==> flow/design.v <==
`timescale 1ns / 1ps
module booths_multiplier(clk, rst, multiplier, multiplicant, Q2, Q1);
    parameter              N = 16, 
                           S0 = 3'b000, 
                           S1 = 3'b001, 
                           S2 = 3'b010,
                           S3 = 3'b011,
                           S4 = 3'b100,
                           S5 = 3'b101;
    input                  clk, 
                           rst;
    input         [N-1:0]  multiplier, 
                           multiplicant;
    output        [N-1:0]  Q2, 
                           Q1;
    reg           [N-1:0]  Accumulator, 
                           B,
                           C;
    reg                    Q0;
    reg                    done;
    reg           [2:0]    State;
    integer                Count;
    assign Q1 = done ? B : 0;
    assign Q2 = done ? Accumulator : 0;
    always @(posedge clk or negedge rst)
    begin
        if(rst == 1'b0)
        begin
            Accumulator <= 0;
            B <= 0;
            C <= 0;
            Q0 <= 0;
            State <= S0;
            Count <= N;
        end
        else
        begin
             case (State)
                  S0 : begin
                           Accumulator <= 0;
                           B <= multiplier;
                           C <= multiplicant;
                           Q0 <= 0;
                           State <= S1;
                       end
                  S1 : begin
                           case ({B[0], Q0})
                              2'b00  : State <= S4;
                              2'b01  : State <= S3;
                              2'b10  : State <= S2;
                              2'b11  : State <= S4;
                              default: State <= S0;
                           endcase
                       end
                  S2 : begin
                          Accumulator <= Accumulator + (~C) + 1'b1;
                          State <= S4;
                       end
                  S3 : begin
                          Accumulator <= Accumulator + C;
                          State <= S4;
                       end
                  S4 : begin
                          Q0 <= B[0];
                          B <= B >>1;
                          B[N-1] <= Accumulator[0];
                          Accumulator <= Accumulator >> 1;
                          Accumulator[N-1] <= Accumulator[N-1];
                          Count <= Count - 1;
                          State <= S5;
                       end
                  S5 : begin
                          if (Count == 0)
                          begin
                               done <= 1'b1;
                               State <= S5;
                          end
                          else if (Count != 0)
                          begin
                               done <= 1'b0;
                               State <= S1;
                          end
                       end
                  default: begin
                               State <= S0;   
                           end
             endcase 
        end
    end
endmodule
### Reports on booths_multiplier

Tool output for the design above, in the order of the flow.
Line numbers count from 1 in the design file above.
Operators: Yosys type, input widths -> output width; for muxes data width and select width s.
Library cell names are shortened.
A cell with - has no value.

| inputs | value |
|---|---|
| top | booths_multiplier |
| clock port | clk |
| standard-cell library | sky130hd |
| corner | tt_025C_1v80 |

### Word level

Yosys after proc, flatten, opt, wreduce and memory -nomap, before mapping. Memory bits, and registers merged into a memory's read port (data or address), are not among the register bits. Print and check cells are not counted. Equal cells are merged and count once.

| storage and ports | value |
|---|---|
| register bits after elaboration | 85 |
| output and inout bits | 32 |
| input port bits | 34 |
| elaborated cells | 45 |

| operators by class | value |
|---|---|
| reduce/logical cells | 11 |
| muxes and demuxes | 12 |
| eq/ne operators | 9 |
| add/subtract/negate cells | 4 |
| bitwise gates (word level) | 1 |

Operators with widths:

| kind | count |
|---|---|
| $pmux 15 s4 | 1 |
| $add 16x16->16 | 2 |
| $sub 32x2->32 const B | 1 |
| $logic_not 32->1 | 1 |
| $reduce_bool 32->1 | 1 |
| $mux 16 | 2 |
| $pmux 15 s2 | 1 |
| $add 16x1->16 const B | 1 |
| $not 16->16 | 1 |
| $pmux 3 s5 | 1 |
| $pmux 3 s3 | 1 |
| $eq 3x2->1 const B | 2 |
| $eq 3x3->1 const B | 2 |
| $mux 3 | 2 |
| $eq 2x2->1 const B | 2 |
| $reduce_bool 2->1 | 2 |
| $reduce_or 2->1 | 2 |
| $reduce_bool 4->1 | 1 |
| $pmux 1 s2 | 2 |
| $eq 3x1->1 const B | 1 |
| $ne 3x3->1 const B | 1 |
| $logic_not 3->1 | 1 |
| $reduce_and 3->1 | 1 |
| $reduce_bool 3->1 | 1 |
| $pmux 1 s3 | 1 |
| $eq 2x1->1 const B | 1 |
| $logic_not 2->1 | 1 |
| $mux 1 | 1 |

### Logic depth

Depth = most cells in a row (Yosys ltp): at word level without a register or memory, in the mapped netlist without a sequential cell, where the memories' decode and read muxes count.

| depth | value |
|---|---|
| word-level depth | 4 |
| ABC_AREA | 0 |
| depth in mapped cells | 10 |
| mapped depth without buffers | 10 |

### After synthesis

The flow's flattened synthesis, as Yosys stat reports it; memories are mapped. The netlist is that of the ABC_AREA named above (0 if unset); the other value can give another one.

Cells by type:

| cell | count | area in all (um^2) |
|---|---|---|
| dfrtp_1 | 85 | 2127.04 |
| ha_1 | 34 | 425.408 |
| o21ai_0 | 48 | 240.23 |
| and2_1 | 37 | 231.472 |
| nand2_1 | 58 | 217.709 |
| xor2_1 | 22 | 192.685 |
| mux2i_1 | 16 | 160.154 |
| xnor2_1 | 18 | 157.651 |
| inv_1 | 37 | 138.883 |
| clkbuf_1 | 31 | 116.362 |
| a21oi_1 | 23 | 115.11 |
| nor2_1 | 30 | 112.608 |
| nor3_1 | 14 | 70.067 |
| o31ai_1 | 9 | 67.565 |
| a221oi_1 | 7 | 61.309 |
| a221o_1 | 6 | 60.058 |
| dfstp_2 | 2 | 52.55 |
| a222oi_1 | 4 | 40.038 |

Not listed: further types 45, cells in them 116.

| synthesis totals | value |
|---|---|
| standard cells after synthesis | 597 |
| mapped area | 5537.8 um^2 |
| flip-flop cells | 88 |
| sequential area | 2209.6 um^2 |

### Path before layout

OpenSTA on the mapped netlist: ideal clock, no wires. The path of least setup slack (recovery checks aside). Input and output delay are each 20% of the period. Register names are those of the netlist, which keeps one name where synthesis merged equal registers.

| timing path post-synthesis | value |
|---|---|
| path kind | reg2reg |
| from | register Count[5] |
| to | register Count[22] |
| path buffers | 1 |
| arrival | 2.196 ns |
| period | 3.52 ns |
| stages | 9 |
| path slack | 1.201 ns |
| path delay | 2.319 ns |
| period reached after synthesis | 2.319 ns |

"path delay" = arrival - input delay + setup time.
"stages": output pins that drive a net of the path, with the launching flip-flop's if there is one; two outputs of one cell count as two.
"period reached after synthesis" is the clock period less the worst setup slack; recovery checks do not enter. This is arithmetic on one report: input and output delays are still those of the set period (20% each).
Between the ends stands the longest chain of elaborated cells between them, by number of cells; it is not shown to be the way that was timed. Of several equally long chains one is given.
Each line given opens the expression or statement behind the cell; cells for indexed reads and writes are added by Yosys, which also makes memories of some case tables.

| on the way, post-synthesis | value |
|---|---|
| cell sequence | dfrtp_1 or3_4 or4_4 nand2b_4 or4_4 buf_6 nor2_1 nand2_1 xnor2_1 |
| length of the longest elaborated chain | 1 |
| elaborated cells on any way between the ends | 1 |
| source lines of those cells | 1 |
| those cells by class | 1 x add/sub |

RTL lines, path post-synthesis:

| what | line | text |
|---|---|---|
| start: declaration | 22 | `integer                Count;` |
| start: assignment | 34 | `Count <= N;` |
| start: assignment | 69 | `Count <= Count - 1;` |
| $sub 32x2->32 | 69 |  |
| end: assignment | 34 |  |
| end: assignment | 69 |  |
| end: declaration | 22 |  |

### Path in the finished layout

From the final timing report of job 1: the path of least setup slack in the routed layout; clock arrival at registers is part of the times.

| timing path after layout | value |
|---|---|
| path kind | reg2reg |
| from | register Count[6] |
| to | register Count[22] |
| path buffers | 0 |
| arrival | 2.58 ns |
| period | 2.01 ns |
| stages | 8 |
| path slack | -0.33 ns |

Between the ends stands the longest chain of elaborated cells between them, by number of cells; it is not shown to be the way that was timed. Of several equally long chains one is given.

| on the way, after layout | value |
|---|---|
| cell sequence | dfrtp_1 or3_4 or4_4 nand2b_4 or4_4 nor2_1 nand2_1 xnor2_1 |
| length of the longest elaborated chain | 1 |
| elaborated cells on any way between the ends | 1 |
| source lines of those cells | 1 |
| those cells by class | 1 x add/sub |

RTL lines, path after layout:

| what | line | text |
|---|---|---|
| start: declaration | 22 | `integer                Count;` |
| start: assignment | 34 | `Count <= N;` |
| start: assignment | 69 | `Count <= Count - 1;` |
| $sub 32x2->32 | 69 |  |
| end: assignment | 34 |  |
| end: assignment | 69 |  |
| end: declaration | 22 |  |

Subject: booths_multiplier on sky130hd, stored results

Hello all,

Module booths_multiplier, platform sky130hd: 2 stored runs of the flow (Yosys, OpenROAD) with differing settings, in no particular order. Input and output delays are each 20% of the period that was set; the output load is 0.01 pF.
"worst path time" = time allowed to the worst setup path (clock period - input delay - output delay, where it has them) - its slack; a late launch clock adds to it, a late capture clock takes from it.
"total design power": no workload was simulated; the value follows from the tool's default switching activity.

#### Job 1

| setting | value |
|---|---|
| period_ns | `2.01` |
| CAP_MARGIN | `20` |
| CORE_MARGIN | `2` |
| CORE_UTILIZATION | `40` |
| SLEW_MARGIN | `20` |

| result | value |
|---|---|
| total design power | 12.481 mW |
| worst slack on setup checks | -0.330 ns |
| total negative setup slack | -5.083 ns |
| synthesized cell area | 5537.8 um^2 |
| utilization after routing | 0.616 |
| area of the standard cells in the finished layout | 8252.9 um^2 |
| die area | 14801.2 um^2 |
| worst path time | 2.34 ns |
| kind of the worst setup path | reg2reg |

#### Job 2

| setting | value |
|---|---|
| period_ns | `1.64` |
| CORE_UTILIZATION | `45` |
| SETUP_SLACK_MARGIN | `0.22` |
| PLACE_DENSITY_LB_ADDON | `0.06` |
| HOLD_SLACK_MARGIN | `0.13` |
| CELL_PAD_IN_SITES_DETAIL_PLACEMENT | `1` |
| TNS_END_PERCENT | `75` |
| ABC_AREA | `0` |
| CTS_CLUSTER_DIAMETER | `339` |
| CAP_MARGIN | `30` |
| MAX_ROUTING_LAYER | `met5` |
| CORE_MARGIN | `2` |
| SLEW_MARGIN | `20` |

No final report: routing broke off with DPL-0033.

Thanks
